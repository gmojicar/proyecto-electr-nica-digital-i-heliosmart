==> flow/design.v <==
module led(mode, sys_clk, pwm, parametro, parametromanual, distancia);
input [9:0] distancia;
input[15:0] parametro;
input [3:0] mode;
input [3:0] parametromanual;
wire [15:0]param = parametro/'d10;
reg [15:0] numero;
input sys_clk;
output reg pwm;
reg [27:0] contador = 0;
parameter lms = 250;
always @(posedge sys_clk) begin
	contador = contador + 1;
	if (contador>500-numero)begin
		contador=0;
		pwm = ~pwm;
		end
		if (contador<lms) pwm =0;
	else pwm = 1;
end
always @(*) begin
	if(distancia<'d100)begin
		if (mode == 4'b0010) begin
		case (parametromanual)
		9:numero <= 'd40;
		8:numero <= 'd120;
		7:numero <= 'd180;
		6:numero <= 'd210;
		5:numero <= 'd230;
		4:numero <= 'd240;
		3:numero <= 'd247;
		2:numero <= 'd250;
		default begin
		numero <= 'd495;
		end
		endcase
	end
		else if (mode == 4'b0001)begin
			if(parametro>4500)begin
				numero <= 'd495;
			end
			else
				numero <= param;
		end
		else
			numero <= 'd495;
		end
	else numero <= 'd495;
end
endmodule
# Tool chain data of led
# Tool output for the design above, in the order of the flow.
# Lines are those of the file above, counted from 1.
# Not given: -
# design
design,led
clock,sys_clk
library,sky130hd
pvt_corner,tt_025C_1v80

# Word level
# Counts by Yosys on the flattened word-level netlist (proc, flatten, opt, wreduce; memories kept). Register bits leave out memories and registers merged into their read ports (data or address); mux counts leave out enables and synchronous resets folded into registers. Print and check cells are left out. Cells with the same type and inputs are merged into one.
# Yosys's memory passes give these memory sizes; they may raise the number of words (mostly to a power of two), join words into wider ones and drop unused or constant bits.
# op_classes
div,1
n_mux,6
add_sub_neg,2
equal,2
cmp,4
# ops
operator,n
16-bit by 4-bit divider with 32-bit output with constant B,1
16-bit two-way mux,4
28-bit by 32-bit > comparator with 1-bit output,1
28-bit by 1-bit adder with 28-bit output with constant B,1
28-bit by 8-bit less-than comparator with 1-bit output with constant B,1
28-bit two-way mux,1
9-bit by 16-bit subtractor with 17-bit output with constant A,1
16-bit by 13-bit > comparator with 1-bit output with constant B,1
10-bit by 7-bit less-than comparator with 1-bit output with constant B,1
4-bit by 1-bit equality test with 1-bit output with constant B,1
4-bit by 2-bit equality test with 1-bit output with constant B,1
1-bit two-way mux,1
# bits
reg_bits,29
out_inout_bits,1
rom_bits,144
n_memories,1
elab_cells,18
# memory_table
memory,words,word_bits,rd,wr,line_no,text
(name not given),16,9,1,0,24,case (parametromanual)

# Depth
# Yosys ltp: most cells in a row. Word level: on the elaborated netlist, between registers, memories and ports. Mapped: between sequential cells and ports; inverters and the memories' decode and read muxes count.
# logic_depth
ltp_word,10
abc_area,0
depth_mapped,62
ltp_nobuf,56

# Netlist
# The flow's flattened synthesis, as Yosys stat reports it; memories are mapped. The netlist is that of the ABC_AREA named above (0 if unset); the other value can give another one.
# Totals and module areas in this step are rounded.
# mapped
seqArea_mm2,0.000581
mapped_area_mm2,0.00623
ff_cells,29
buffers,39
cell_count,890
# by_type
cell,n,type_area_um2
sky130_fd_sc_hd__dfxtp_1,29,580.557
sky130_fd_sc_hd__ha_1,33,412.896
sky130_fd_sc_hd__nor2_1,85,319.056
sky130_fd_sc_hd__o21ai_0,54,270.259
sky130_fd_sc_hd__nand2_1,67,251.491
sky130_fd_sc_hd__xnor2_1,28,245.235
sky130_fd_sc_hd__nand3_1,46,230.221
sky130_fd_sc_hd__xor2_1,23,201.443
sky130_fd_sc_hd__inv_1,46,172.666
sky130_fd_sc_hd__a21oi_1,33,165.158
sky130_fd_sc_hd__nor2b_1,25,156.4
sky130_fd_sc_hd__nand4_1,24,150.144
sky130_fd_sc_hd__mux2i_1,14,140.134
sky130_fd_sc_hd__nor3_1,28,140.134
sky130_fd_sc_hd__a31oi_1,18,112.608
sky130_fd_sc_hd__nor4_1,16,100.096
sky130_fd_sc_hd__and2_1,14,87.584
sky130_fd_sc_hd__and3_1,14,87.584
# Not listed: further types 83, cells in them 293.

# Worst setup path after synthesis
# OpenSTA on the mapped netlist: ideal clock, no wires. The path of least setup slack (recovery checks aside). Input and output delay are each 20% of the period. Register names are those of the netlist, which keeps one name where synthesis merged equal registers.
# synth_timing
path_kind,input to register
from,in parametro[14]
to,reg pwm
input_delay_ps,4280
t_first_pin_ps,4280
t_arrival_ps,16004
required_ps,21338
path_delay_ps,11786
clock_period_ps,21400
stages,60
setup_slack_ps,5335
path_buffers,4
setup_ps,62
period_less_setup_slack_ps,16065
# "path_delay_ps" is the arrival time less input delay plus setup time.
# "stages": output pins that drive a net of the path, with the launching flip-flop's if there is one; two outputs of one cell count as two.
# "period_less_setup_slack_ps" = period - worst setup slack (recovery checks aside). The figure is calculated, with input and output delays left at 20% of the set period.
# The rows between start and end are the longest chain of elaborated cells between them; the timing report does not say that the signal goes this way. Where chains are equally long, one stands for them.
# A line is the first line of the expression or statement that the cell stems from. Yosys adds cells for indexed reads and writes and turns some case tables into memories.
# At most two assigning lines are given for a register; there are more.
# synth_via
cell_sequence,sky130_fd_sc_hd__buf_2 > sky130_fd_sc_hd__nor2_1 > sky130_fd_sc_hd__inv_1 > sky130_fd_sc_hd__ha_1 > sky130_fd_sc_hd__nand2b_1 > sky130_fd_sc_hd__o21ai_2 > sky130_fd_sc_hd__a211oi_2 > sky130_fd_sc_hd__o31a_1 > sky130_fd_sc_hd__or3_1 > sky130_fd_sc_hd__buf_2 > sky130_fd_sc_hd__a211oi_2 > sky130_fd_sc_hd__o32ai_2 > sky130_fd_sc_hd__a311oi_2 > sky130_fd_sc_hd__a2bb2oi_2 > sky130_fd_sc_hd__o311ai_2 > sky130_fd_sc_hd__o22ai_1 > sky130_fd_sc_hd__nor4_4 > sky130_fd_sc_hd__nand2_1 > [... 24 more ...] > sky130_fd_sc_hd__nand2b_1 > sky130_fd_sc_hd__a221o_1 > sky130_fd_sc_hd__a21o_1 > sky130_fd_sc_hd__a21oi_1 > sky130_fd_sc_hd__nor2b_1 > sky130_fd_sc_hd__o21ai_0 > sky130_fd_sc_hd__nand2b_1 > sky130_fd_sc_hd__maj3_1 > sky130_fd_sc_hd__a21oi_1 > sky130_fd_sc_hd__o21ai_1 > sky130_fd_sc_hd__a22oi_1 > sky130_fd_sc_hd__nor2_1 > sky130_fd_sc_hd__clkbuf_1 > sky130_fd_sc_hd__clkbuf_1 > sky130_fd_sc_hd__nor2_1 > sky130_fd_sc_hd__o2111a_1 > sky130_fd_sc_hd__nor4_1 > sky130_fd_sc_hd__nand3_1
elab_chain_cells,10
# synth_rtl
element,line_no,text
from (decl),3,input[15:0] parametro;
16-bit by 4-bit divider with 32-bit output,6,wire [15:0]param = parametro/'d10;
16-bit two-way mux,39,if(parametro>4500)begin
16-bit two-way mux,38,else if (mode == 4'b0001)begin
16-bit two-way mux,23,if (mode == 4'b0010) begin
16-bit two-way mux,22,if(distancia<'d100)begin
9-bit by 16-bit subtractor with 17-bit output,14,if (contador>500-numero)begin
28-bit by 32-bit > comparator with 1-bit output,14,
28-bit two-way mux,14,
28-bit by 8-bit less-than comparator with 1-bit output,18,if (contador<lms) pwm =0;
1-bit two-way mux,18,
to (assign),16,pwm = ~pwm;
to (assign),18,
to (decl),9,output reg pwm;

# led: 2 stored runs of the Yosys and OpenROAD flow on sky130hd. The settings differ; the order carries no meaning. The constraints put input and output delay at 20% of the set period each and load the outputs with 0.01 pF.
# Among the settings, n/a means not set for that run.
stored run,period_ns,CORE_UTILIZATION,SETUP_SLACK_MARGIN,PLACE_DENSITY,CELL_PAD_IN_SITES_GLOBAL_PLACEMENT,CELL_PAD_IN_SITES_DETAIL_PLACEMENT,ABC_AREA,CTS_CLUSTER_SIZE,CTS_CLUSTER_DIAMETER,SLEW_MARGIN,MIN_ROUTING_LAYER,CAP_MARGIN,CORE_MARGIN,PLACE_DENSITY_LB_ADDON,CORE_ASPECT_RATIO,TNS_END_PERCENT,MAX_ROUTING_LAYER
stored run 1,14.5,52,0.96,0.79,3,2,0,58,251,10,met1,20,2,n/a,n/a,n/a,n/a
stored run 2,11.5,65,n/a,n/a,3,n/a,n/a,n/a,n/a,20,n/a,10,3,0.21,1.86,20,met5
# Stored run 1: no final report: placement broke off with GPL-0301
# Stored run 2: no final report: placement broke off with FLW-0024
